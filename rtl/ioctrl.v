==> flow/design.v <==
module IOCTRL( CLK, UPDATE, RESET, ENABLE, WR, ADRS, IN, OUT,
    STKTRG12,    
    CSTART12,    
    DIPSW,
    IsMOTOS,
    MODEL );
 input          CLK;
 input          UPDATE;
 input          RESET;
 input          ENABLE;
 input          WR;
 input  [5:0]   ADRS;
 input  [7:0]   IN;
 output [7:0]   OUT;
 input  [11:0]  STKTRG12;        
 input  [2:0]   CSTART12;        
 input  [23:0]  DIPSW;           
 output         IsMOTOS;
 input  [2:0]   MODEL;
reg     [3:0]   mema[0:15];
reg     [3:0]   memb[0:15];
reg     [3:0]   memc[0:31];
reg     [3:0]   outr;
reg     [7:0]   credits;
reg     [7:0]   credit_add, credit_sub;
reg     [9:0]   pSTKTRG12;
reg     [2:0]   pCSTART12;
reg             bUpdate;
reg             bIOMode;
parameter [2:0] SUPERPAC=3'd5;
parameter [2:0] GROBDA=3'd6;
assign  OUT = { 4'b1111, outr };
assign  IsMOTOS = bIOMode;
wire      [11:0]   iSTKTRG12 = ( STKTRG12 ^ pSTKTRG12 ) & STKTRG12;
wire      [ 2:0]   iCSTART12 = ( CSTART12 ^ pCSTART12 ) & CSTART12;
wire        [3:0]   CREDIT_ONES, CREDIT_TENS;
BCDCONV creditsBCD( credits, CREDIT_ONES, CREDIT_TENS );
always @ ( posedge CLK ) begin
    if ( ENABLE ) begin
        if ( ADRS[5] )  begin
            if ( WR ) memc[ADRS[4:0]] <= IN;
            outr <= memc[ADRS[4:0]];
        end else if ( ADRS[4] ) begin
            if ( WR ) memb[ADRS[3:0]] <= IN;
            outr <= memb[ADRS[3:0]];
        end else begin
            if ( WR ) mema[ADRS[3:0]] <= IN;
            outr <= mema[ADRS[3:0]];
        end
    end
    if ( RESET ) begin
        pCSTART12  <= 0;
        pSTKTRG12  <= 0;
        bUpdate    <= 0;
        bIOMode    <= 0;
        credits    <= 0;
    end else begin
        if ( UPDATE & (~bUpdate) ) begin
            if ( mema[4'h8] == 4'h8 || MODEL==SUPERPAC )
                bIOMode <= 1'b1;        
				if (MODEL==GROBDA) begin
		case ( mema[4'h8] )
		4'h1,4'h3: begin
			credit_add = 0;
			credit_sub = 0;
			if ( iCSTART12[2] & ( credits < 99 ) ) begin
				credit_add = 8'h01;
				credits = credits + 1;
			end
			if ( mema[4'h9] == 0 ) begin
				if ( ( credits >= 2 ) & iCSTART12[1] ) begin
					credit_sub = 8'h02;
					credits = credits - 2;
				end else if ( ( credits >= 1 ) & iCSTART12[0] ) begin
					credit_sub = 8'h01;
					credits = credits - 1;
				end
			end
			mema[4'h0] <= credit_add;
			mema[4'h1] <= credit_sub | {7'd0,CSTART12[0]};
			mema[4'h2] <= CREDIT_TENS;
			mema[4'h3] <= CREDIT_ONES;
			mema[4'h4] <= STKTRG12[3:0]; 
			mema[4'h5] <= { CSTART12[0], iCSTART12[0], STKTRG12[4], iSTKTRG12[4] };
			mema[4'h6] <= STKTRG12[9:6];				
			mema[4'h7] <= { CSTART12[1], iCSTART12[1], STKTRG12[10], iSTKTRG12[10] };
		end
		4'h4: begin
			mema[4'h0] <= 0;
			mema[4'h1] <= 0;
			mema[4'h2] <= 0;
			mema[4'h3] <= 0;
			mema[4'h4] <= 0;
			mema[4'h5] <= 0;
			mema[4'h6] <= { CSTART12[1], CSTART12[0], 2'b00 };
			mema[4'h7] <= { CSTART12[1], CSTART12[0], 2'b00 };
		end
		4'h5: begin
			mema[4'h2] <= 4'hF; 
			mema[4'h6] <= 4'hC; 
		end
		default:;
		endcase
		case ( memb[4'h8] )
		4'h3: begin
			memb[4'h0] <= 0;
			memb[4'h1] <= 0;
			memb[4'h2] <= 0;
			memb[4'h3] <= 0;
			memb[4'h4] <= 0;
			memb[4'h5] <= 0;
			memb[4'h6] <= 0;
			memb[4'h7] <= 0;
		end
		4'h9: begin
			memb[4'h0] <= DIPSW[11: 8];										 
			memb[4'h1] <= DIPSW[15:12];
			memb[4'h2] <= DIPSW[ 3: 0];										 
			memb[4'h4] <= DIPSW[ 7: 4];
			memb[4'h5] <= DIPSW[15:12];											 
			memb[4'h6] <= {DIPSW[23:22],STKTRG12[11],STKTRG12[ 5]};	 
			memb[4'h7] <= DIPSW[19:16];	 
			memb[4'h3] <= 0;
		end
		4'h8: begin
			memb[4'h0] <= 4'h6; 
			memb[4'h1] <= 4'h9; 
		end
		default:;
		endcase
				end
            else begin
					if ( bIOMode ) begin
	case ( mema[4'h8] )
		4'h1: begin
			mema[4'h0] <= { 3'd0, CSTART12[2] };
			mema[4'h1] <= STKTRG12[3:0];
			mema[4'h2] <= STKTRG12[9:6];
			mema[4'h3] <= { CSTART12[1], CSTART12[0], STKTRG12[10], STKTRG12[4] };
			mema[4'h4] <= STKTRG12[9:6];
			mema[4'h5] <= STKTRG12[9:6];
			mema[4'h6] <= STKTRG12[9:6];
			mema[4'h7] <= STKTRG12[9:6];
			mema[4'h9] <= 0;
		end
		4'h4: begin
			credit_add = 0;
			credit_sub = 0;
			if ( iCSTART12[2] & ( credits < 99 ) ) begin
				credit_add = 8'h01;
				credits = credits + 1;
			end
			if ( mema[4'h9] == 0 ) begin
				if ( ( credits >= 2 ) && iCSTART12[1] ) begin
					credit_sub = 8'h02;
					credits = credits - 2;
				end else if ( ( credits >= 1 ) && iCSTART12[0] ) begin
					credit_sub = 8'h01;
					credits = credits - 1;
				end
			end
			mema[4'h0] <= credit_add;
			mema[4'h1] <= credit_sub | {7'd0,CSTART12[0]};
			mema[4'h2] <= CREDIT_TENS;
			mema[4'h3] <= CREDIT_ONES;
			mema[4'h4] <= STKTRG12[3:0];
			mema[4'h5] <= { CSTART12[0], iCSTART12[0], STKTRG12[4], iSTKTRG12[4] };
			mema[4'h6] <= STKTRG12[9:6];
			mema[4'h7] <= { CSTART12[1], iCSTART12[1], STKTRG12[10], iSTKTRG12[10] };
		end
		4'h8: begin	 
			mema[4'h0] <= 4'h6;
			mema[4'h1] <= 4'h9;
		end
		default:;
	endcase
	case ( memb[4'h8] )
		4'h8: begin
			memb[4'h0] <= 4'h6;
			memb[4'h1] <= 4'h9;
		end
		4'h3: begin
			memb[4'h0] <= 4'h0;
			memb[4'h1] <= 4'h0;
			memb[4'h2] <= 4'h0;
			memb[4'h3] <= 4'h0;
			memb[4'h4] <= DIPSW[3:0];
			memb[4'h5] <= DIPSW[23:20];
			memb[4'h6] <= DIPSW[19:16];
			memb[4'h7] <= DIPSW[15:12];
		end
		4'h9: begin
			memb[4'h0] <= DIPSW[19:16];      
			memb[4'h1] <= DIPSW[23:20];      
			memb[4'h2] <= DIPSW[3:0];        
			memb[4'h3] <= DIPSW[3:0];        
			memb[4'h4] <= DIPSW[7:4];        
			memb[4'h5] <= 4'h0;
			memb[4'h6] <= DIPSW[15:12];      
			memb[4'h7] <= 4'h0;
		end
		default:;
	endcase
					end
					else begin
		case ( mema[4'h8] )
		4'h1,4'h3: begin
			credit_add = 0;
			credit_sub = 0;
			if ( iCSTART12[2] & ( credits < 99 ) ) begin
				credit_add = 8'h01;
				credits = credits + 1;
			end
			if ( mema[4'h9] == 0 ) begin
				if ( ( credits >= 2 ) & iCSTART12[1] ) begin
					credit_sub = 8'h02;
					credits = credits - 2;
				end else if ( ( credits >= 1 ) & iCSTART12[0] ) begin
					credit_sub = 8'h01;
					credits = credits - 1;
				end
			end
			mema[4'h0] <= credit_add;
			mema[4'h1] <= credit_sub | {7'd0,CSTART12[0]};
			mema[4'h2] <= CREDIT_TENS;
			mema[4'h3] <= CREDIT_ONES;
			mema[4'h4] <= STKTRG12[3:0]; 
			mema[4'h5] <= { CSTART12[0], iCSTART12[0], STKTRG12[4], iSTKTRG12[4] };
			mema[4'h6] <= STKTRG12[9:6];				
			mema[4'h7] <= { CSTART12[1], iCSTART12[1], STKTRG12[10], iSTKTRG12[10] };
		end
		4'h4: begin
			mema[4'h0] <= 0;
			mema[4'h1] <= 0;
			mema[4'h2] <= 0;
			mema[4'h3] <= 0;
			mema[4'h4] <= 0;
			mema[4'h5] <= 0;
			mema[4'h6] <= { CSTART12[1], CSTART12[0], 2'b00 };
			mema[4'h7] <= { CSTART12[1], CSTART12[0], 2'b00 };
		end
		4'h5: begin
			mema[4'h0] <= 4'h0;
			mema[4'h1] <= 4'h8; 
			mema[4'h2] <= 4'h4; 
			mema[4'h3] <= 4'h6; 
			mema[4'h4] <= 4'hE; 
			mema[4'h5] <= 4'hD; 
			mema[4'h6] <= 4'h9; 
			mema[4'h7] <= 4'hD; 
		end
		default:;
		endcase
		case ( memb[4'h8] )
		4'h1,4'h3: begin
			memb[4'h0] <= 0;
			memb[4'h1] <= 0;
			memb[4'h2] <= 0;
			memb[4'h3] <= 0;
			memb[4'h4] <= 0;
			memb[4'h5] <= 0;
			memb[4'h6] <= 0;
			memb[4'h7] <= 0;
		end
		4'h4: begin
			memb[4'h0] <= DIPSW[11: 8];										 
			memb[4'h1] <= DIPSW[15:12];
			memb[4'h2] <= DIPSW[ 3: 0];										 
			memb[4'h4] <= DIPSW[ 7: 4];
			memb[4'h5] <={DIPSW[15:14],STKTRG12[ 5],iSTKTRG12[ 5]};	 
			memb[4'h6] <= DIPSW[23:20];										 
			memb[4'h7] <={DIPSW[19:18],STKTRG12[11],iSTKTRG12[11]};	 
			memb[4'h3] <= 0;
		end
		4'h5: begin
			memb[4'h0] <= 4'h0;
			memb[4'h1] <= 4'h8; 
			memb[4'h2] <= 4'h4; 
			memb[4'h3] <= 4'h6; 
			memb[4'h4] <= 4'hE; 
			memb[4'h5] <= 4'hD; 
			memb[4'h6] <= 4'h9; 
			memb[4'h7] <= 4'hD; 
		end
		default:;
		endcase
					end
				end
            pCSTART12 <= CSTART12;
            pSTKTRG12 <= STKTRG12;
        end
        bUpdate <= UPDATE;
    end
end
endmodule
module add3(in,out);
input [3:0] in;
output [3:0] out;
reg [3:0] out;
always @ (in)
    case (in)
    4'b0000: out <= 4'b0000;
    4'b0001: out <= 4'b0001;
    4'b0010: out <= 4'b0010;
    4'b0011: out <= 4'b0011;
    4'b0100: out <= 4'b0100;
    4'b0101: out <= 4'b1000;
    4'b0110: out <= 4'b1001;
    4'b0111: out <= 4'b1010;
    4'b1000: out <= 4'b1011;
    4'b1001: out <= 4'b1100;
    default: out <= 4'b0000;
    endcase
endmodule
module BCDCONV(A,ONES,TENS);
input  [7:0] A;
output [3:0] ONES, TENS;
wire   [3:0] c1,c2,c3,c4,c5,c6,c7;
wire   [3:0] d1,d2,d3,d4,d5,d6,d7;
assign d1 = {1'b0,A[7:5]};
assign d2 = {c1[2:0],A[4]};
assign d3 = {c2[2:0],A[3]};
assign d4 = {c3[2:0],A[2]};
assign d5 = {c4[2:0],A[1]};
assign d6 = {1'b0,c1[3],c2[3],c3[3]};
assign d7 = {c6[2:0],c4[3]};
add3 m1(d1,c1);
add3 m2(d2,c2);
add3 m3(d3,c3);
add3 m4(d4,c4);
add3 m5(d5,c5);
add3 m6(d6,c6);
add3 m7(d7,c7);
assign ONES = {c5[2:0],A[0]};
assign TENS = {c7[2:0],c5[3]};
endmodule
### Tool chain data of IOCTRL

What the tools print for IOCTRL, step after step.
Line numbers count from 1 in the design file above.
A cell with n/a has no value.

| inputs | value |
|---|---|
| top module | IOCTRL |
| clock | CLK |
| library | sky130hd |
| corner | tt_025C_1v80 |

### Elaborated design

Source: Yosys, flattened and elaborated, memories not mapped. Widths are those after wreduce. Print and check cells do not count.
Memory sizes are those after Yosys's memory passes, which may raise the word count (mostly to a power of two), join words into wider ones and drop unused or constant bits.

| operators by class | value |
|---|---|
| bitwise operators | 110 |
| mux-type cells | 490 |
| add/sub/neg operators | 7 |
| equal/unequal tests | 15 |
| reduce/logical cells | 9 |
| magnitude comparators | 7 |

Operators by type and width:

| operator | number |
|---|---|
| 4-bit two-way mux | 363 |
| 8-bit two-way mux | 28 |
| 1-bit OR | 96 |
| 1-bit two-way mux | 90 |
| 8-bit by 1-bit subtractor with 8-bit output with constant B | 3 |
| 8-bit by 1-bit greater-or-equal comparator with 1-bit output with constant B | 3 |
| 8-bit by 2-bit subtractor with 8-bit output with constant B | 3 |
| 8-bit by 2-bit greater-or-equal comparator with 1-bit output with constant B | 3 |
| 4-bit by 3-bit == test with 1-bit output with constant B | 4 |
| 5-bit two-way mux | 3 |
| 12-bit by 10-bit bitwise XOR with 12-bit output | 1 |
| 12-bit bitwise AND | 1 |
| 4-bit by 1-bit OR with 4-bit output | 3 |
| 4-bit == test with constant B | 3 |
| 2-bit two-way mux | 6 |
| 4-bit by 1-bit == test with 1-bit output with constant B | 2 |
| 4-bit by 2-bit == test with 1-bit output with constant B | 2 |
| 8-bit by 1-bit adder with 8-bit output with constant B | 1 |
| 8-bit by 7-bit less-than comparator with 1-bit output with constant B | 1 |
| 1-bit bitwise AND | 6 |
| 3-bit == test with constant B | 2 |
| 2-bit OR reduction | 2 |
| 4-bit zero test | 1 |
| 4-bit AND reduction | 1 |
| 3-bit by 1-bit != test with 1-bit output with constant B | 1 |
| 3-bit bitwise AND | 1 |
| 3-bit bitwise XOR | 1 |
| 1-bit logical AND | 2 |

Other operator kinds: 5; their cells: 5.

| storage and ports | value |
|---|---|
| output and inout bits | 9 |
| elaborated cells | 654 |
| memory bits (writable) | 256 |
| ROM bits | 448 |
| input port bits | 61 |
| memories kept | 10 |
| register bits after elaboration | 27 |

Memories:

| memory | depth | bits a word | RTL line | source |
|---|---|---|---|---|
| memc | 32 | 4 | 22 | `reg     [3:0]   memc[0:31];` |
| (no name shown) | 16 | 4 | 301 | `case (in)` |
| (no name shown) | 16 | 4 | 301 |  |
| (no name shown) | 16 | 4 | 301 |  |
| (no name shown) | 16 | 4 | 301 |  |
| (no name shown) | 16 | 4 | 301 |  |

Further memories, not shown: 4.

### Logic depth

Yosys ltp: most cells in a row. Word level: on the elaborated netlist, between registers, memories and ports. Mapped: between sequential cells and ports; inverters and the memories' decode and read muxes count.

| logic depth | value |
|---|---|
| depth after elaboration | 29 |
| ABC_AREA | 0 |
| gate-level depth with buffers | 13 |
| gate-level depth less buffers | 13 |

### Netlist

Source: synth_stat.txt of the flow (Yosys; design flattened, memories mapped). It holds for the ABC_AREA given above (unset counts as 0); a run with the other value may have another netlist.

| mapped netlist | value |
|---|---|
| cells in the netlist | 1035 |
| buffers | 70 |
| mapped flip-flops | 279 |
| mapped area | 0.0138483 mm^2 |
| sequential part of the area | 0.0081278 mm^2 |

Cells by type:

| cell | number | area in all (um^2) |
|---|---|---|
| sky130_fd_sc_hd__edfxtp_1 | 254 | 7.63E+03 |
| sky130_fd_sc_hd__mux4_2 | 84 | 1.89E+03 |
| sky130_fd_sc_hd__dfxtp_1 | 25 | 500.48 |
| sky130_fd_sc_hd__nor2_1 | 100 | 375.36 |
| sky130_fd_sc_hd__nand2_1 | 91 | 341.578 |
| sky130_fd_sc_hd__a21oi_1 | 60 | 300.288 |
| sky130_fd_sc_hd__o21ai_0 | 39 | 195.187 |
| sky130_fd_sc_hd__clkbuf_1 | 49 | 183.926 |
| sky130_fd_sc_hd__nor3_1 | 26 | 130.125 |
| sky130_fd_sc_hd__a22oi_1 | 16 | 120.115 |
| sky130_fd_sc_hd__nand2b_1 | 17 | 106.352 |
| sky130_fd_sc_hd__a21o_1 | 14 | 105.101 |
| sky130_fd_sc_hd__mux2i_1 | 10 | 100.096 |
| sky130_fd_sc_hd__nor2b_1 | 14 | 87.584 |
| sky130_fd_sc_hd__ha_1 | 6 | 75.072 |
| sky130_fd_sc_hd__nand3_1 | 15 | 75.072 |
| sky130_fd_sc_hd__nor3b_1 | 9 | 67.565 |
| sky130_fd_sc_hd__a31oi_1 | 10 | 62.56 |

Other cell types: 64; their cells: 196.
The figures by module come from a second, unflattened synthesis with its own total; it is not the netlist above.

| second synthesis, totals | value |
|---|---|
| cell total of the unflattened synthesis | 1029 |
| area (unflattened synthesis) | 0.0139146 mm^2 |

Each row is one instance without its submodules.

Modules:

| module | area (mm^2) | sequential area (mm^2) | cells | instances |
|---|---|---|---|---|
| IOCTRL | 0.0132202 | 0.0080477 | 936 | 1 |
| add3 | 0.0000976 | 0 | 13 | 7 |
| BCDCONV | 0.0000113 | 0 | 2 | 1 |

### Timing after synthesis

Source: OpenSTA report_checks on the synthesized netlist (no wires, ideal clock, input and output delay 20% of the period each), path of least setup slack; recovery checks are left aside. Register names are those of the netlist, which keeps one name where synthesis merged equal registers.

| timing after synthesis | value |
|---|---|
| path type | input to register |
| from | input port CSTART12[2] |
| to | register credits[3] |
| data required time | 3.617 ns |
| external input delay | 0.748 ns |
| library setup time | 0.123 ns |
| stages | 11 |
| clock period | 3.74 ns |
| launch time at the first pin | 0.748 ns |
| path buffers | 0 |
| arrival time | 3.246 ns |
| delay of the path | 2.621 ns |
| slack | 0.371 ns |
| period reached after synthesis | 3.369 ns |

"delay of the path" is the arrival time less input delay plus setup time.
"stages" counts driving pins, that of a launching flip-flop among them; a cell with two outputs on the path counts twice.
"period reached after synthesis" is the clock period less the worst setup slack; recovery checks do not enter. This is arithmetic on one report: input and output delays are still those of the set period (20% each).
Between the ends stands the longest chain of elaborated cells between them, by number of cells; it is not shown to be the way that was timed. Of several equally long chains one is given.
Each line given opens the expression or statement behind the cell; cells for indexed reads and writes are added by Yosys, which also makes memories of some case tables.
A register here has more assigning lines than the two given.

| on the way, after synthesis | value |
|---|---|
| path through | sky130_fd_sc_hd__nor3b_2 sky130_fd_sc_hd__o21ai_2 sky130_fd_sc_hd__a21oi_1 sky130_fd_sc_hd__inv_1 sky130_fd_sc_hd__ha_1 sky130_fd_sc_hd__a211o_1 sky130_fd_sc_hd__o41a_1 sky130_fd_sc_hd__o21ba_2 sky130_fd_sc_hd__nor2_1 sky130_fd_sc_hd__o21ai_1 sky130_fd_sc_hd__mux2_1 |
| cells in the longest elaborated chain | 17 |
| elaborated cells between the ends (all ways) | 49 |
| classes of those cells | 6 x add/sub; 6 x compare; 28 x mux; 7 x logic; 2 x reduce/logical |

Ends and longest elaborated chain, after synthesis:

| item | RTL line | source |
|---|---|---|
| from (decl) | 16 | `input  [2:0]   CSTART12;` |
| 3-bit bitwise XOR | 35 | `wire      [ 2:0]   iCSTART12 = ( CSTART12 ^ pCSTART12 ) & CSTART12;` |
| 3-bit bitwise AND | 35 |  |
| 1-bit bitwise AND | 210 | `if ( iCSTART12[2] & ( credits < 99 ) ) begin` |
| 8-bit two-way mux | 210 |  |
| 8-bit two-way mux | 206 | `case ( mema[4'h8] )` |
| 8-bit two-way mux | 133 | `if ( bIOMode ) begin` |
| 8-bit two-way mux | 61 | `if (MODEL==GROBDA) begin` |
| [... 3 more ...] | n/a |  |
| 1-bit bitwise AND | 218 | `end else if ( ( credits >= 1 ) & iCSTART12[0] ) begin` |
| 8-bit two-way mux | 218 |  |
| 8-bit two-way mux | 215 | `if ( ( credits >= 2 ) & iCSTART12[1] ) begin` |
| 8-bit two-way mux | 214 | `if ( mema[4'h9] == 0 ) begin` |
| 8-bit two-way mux | 206 |  |
| 8-bit two-way mux | 133 |  |
| 8-bit two-way mux | 61 |  |
| to (assign) | 68 | `credits = credits + 1;` |
| to (assign) | 73 | `credits = credits - 2;` |
| to (decl) | 24 | `reg     [7:0]   credits;` |

### Worst path after layout

Path of least setup slack in the final report of run A (OpenROAD, finished layout, wires in). Where an end is a register, its clock arrival counts in the times.

| timing post-layout | value |
|---|---|
| path type | input to register |
| from | input port CSTART12[2] |
| to | register credits[5] |
| stages | 13 |
| launch time at the first pin | 0.65 ns |
| external input delay | 0.65 ns |
| clock period | 3.27 ns |
| slack | 0.11 ns |
| data required time | 3.68 ns |
| arrival time | 3.57 ns |
| path buffers | 2 |
| library setup time | 0.11 ns |

Between the ends stands the longest chain of elaborated cells between them, by number of cells; it is not shown to be the way that was timed. Of several equally long chains one is given.
A register here has more assigning lines than the two given.

| on the way, post-layout | value |
|---|---|
| path through | sky130_fd_sc_hd__clkdlybuf4s50_1 sky130_fd_sc_hd__nor3b_4 sky130_fd_sc_hd__o21ai_2 sky130_fd_sc_hd__xnor2_2 sky130_fd_sc_hd__inv_1 sky130_fd_sc_hd__ha_2 sky130_fd_sc_hd__a211o_1 sky130_fd_sc_hd__o41a_1 sky130_fd_sc_hd__o21bai_4 sky130_fd_sc_hd__and3_4 sky130_fd_sc_hd__o31ai_4 sky130_fd_sc_hd__buf_4 sky130_fd_sc_hd__nor2_1 |
| cells in the longest elaborated chain | 17 |
| elaborated cells between the ends (all ways) | 49 |
| classes of those cells | 6 x add/sub; 6 x compare; 28 x mux; 7 x logic; 2 x reduce/logical |

Ends and longest elaborated chain, post-layout:

| item | RTL line | source |
|---|---|---|
| from (decl) | 16 | `input  [2:0]   CSTART12;` |
| 3-bit bitwise XOR | 35 | `wire      [ 2:0]   iCSTART12 = ( CSTART12 ^ pCSTART12 ) & CSTART12;` |
| 3-bit bitwise AND | 35 |  |
| 1-bit bitwise AND | 210 | `if ( iCSTART12[2] & ( credits < 99 ) ) begin` |
| 8-bit two-way mux | 210 |  |
| 8-bit two-way mux | 206 | `case ( mema[4'h8] )` |
| 8-bit two-way mux | 133 | `if ( bIOMode ) begin` |
| 8-bit two-way mux | 61 | `if (MODEL==GROBDA) begin` |
| [... 3 more ...] | n/a |  |
| 1-bit bitwise AND | 218 | `end else if ( ( credits >= 1 ) & iCSTART12[0] ) begin` |
| 8-bit two-way mux | 218 |  |
| 8-bit two-way mux | 215 | `if ( ( credits >= 2 ) & iCSTART12[1] ) begin` |
| 8-bit two-way mux | 214 | `if ( mema[4'h9] == 0 ) begin` |
| 8-bit two-way mux | 206 |  |
| 8-bit two-way mux | 133 |  |
| 8-bit two-way mux | 61 |  |
| to (assign) | 68 | `credits = credits + 1;` |
| to (assign) | 73 | `credits = credits - 2;` |
| to (decl) | 24 | `reg     [7:0]   credits;` |

Wiki page: IOCTRL / flow data

Below are 2 stored runs of the flow (Yosys, OpenROAD; platform sky130hd) on IOCTRL, each with its settings and what was measured, unordered. Constraints: input delay and output delay 20% of the set period each, output load 0.01 pF.
"clock period achieved": clock period set for the run, less the worst setup slack. It is reckoned from that one timing run; input and output delays stay at 20% of the period that was set.
By "time of the worst setup path" is meant the share of the clock period that the worst setup path is allowed (20% is reserved at inputs, 20% at outputs), minus its slack. Clock arrival times at its registers enter into it.
"overall power" is the tool's figure for a default switching activity; nothing was simulated.

## Run A

==> flow/run.sh <==
#!/bin/bash
# the make line also repeats the synthesis and layout settings of config.mk as NAME=value (left out here)
make -C /OpenROAD-flow-scripts/flow DESIGN_CONFIG=/design/flow/config.mk WORK_HOME=/design/flow/orfs CLKGATE_MAP_FILE= finish
==> flow/config.mk <==
export PLATFORM = sky130hd
export DESIGN_NAME = IOCTRL
export DESIGN_NICKNAME = IOCTRL
export VERILOG_FILES = /design/flow/design.v
export SDC_FILE = /design/flow/constraint.sdc
export NUM_CORES = 4
export LEC_CHECK = 0
export CAP_MARGIN = 20
export CORE_MARGIN = 8
export CORE_UTILIZATION = 26
export CTS_CLUSTER_SIZE = 44
export HOLD_SLACK_MARGIN = 0.28
export PLACE_DENSITY = 0.35
export SLEW_MARGIN = 20
export TNS_END_PERCENT = 50
==> flow/constraint.sdc <==
create_clock -name core_clock -period 3.27 [get_ports {CLK}]
set_input_delay 0.6540 -clock core_clock [delete_from_list [all_inputs] [get_ports {CLK}]]
set_output_delay 0.6540 -clock core_clock [all_outputs]
set_load 0.01 [all_outputs]

| result of run A | value |
|---|---|
| mapped cell area after synthesis | 0.0138483 mm^2 |
| full die area | 0.0609028 mm^2 |
| standard-cell area after layout | 0.0176069 mm^2 |
| worst setup slack after layout | 0.113 ns |
| lowest hold slack | 0.457 ns |
| overall power | 8463 µW |
| clock period achieved | 3.157 ns |
| time of the worst setup path | 2.50 ns |
| critical path kind | input to register |

## Run B

==> flow/run.sh <==
#!/bin/bash
# the make line also repeats the synthesis and layout settings of config.mk as NAME=value (left out here)
make -C /OpenROAD-flow-scripts/flow DESIGN_CONFIG=/design/flow/config.mk WORK_HOME=/design/flow/orfs CLKGATE_MAP_FILE= finish
==> flow/config.mk <==
export PLATFORM = sky130hd
export DESIGN_NAME = IOCTRL
export DESIGN_NICKNAME = IOCTRL
export VERILOG_FILES = /design/flow/design.v
export SDC_FILE = /design/flow/constraint.sdc
export NUM_CORES = 4
export LEC_CHECK = 0
export CAP_MARGIN = 25
export CELL_PAD_IN_SITES_DETAIL_PLACEMENT = 0
export CELL_PAD_IN_SITES_GLOBAL_PLACEMENT = 2
export CORE_MARGIN = 10
export CORE_UTILIZATION = 65
export GPL_ROUTABILITY_DRIVEN = 1
export MAX_ROUTING_LAYER = met5
export PLACE_DENSITY_LB_ADDON = 0.3
export SETUP_SLACK_MARGIN = 0.91
export SLEW_MARGIN = 30
export TNS_END_PERCENT = 15
==> flow/constraint.sdc <==
create_clock -name core_clock -period 3.08 [get_ports {CLK}]
set_input_delay 0.6160 -clock core_clock [delete_from_list [all_inputs] [get_ports {CLK}]]
set_output_delay 0.6160 -clock core_clock [all_outputs]
set_load 0.01 [all_outputs]

Run B: stopped before the end: placement reported FLW-0024
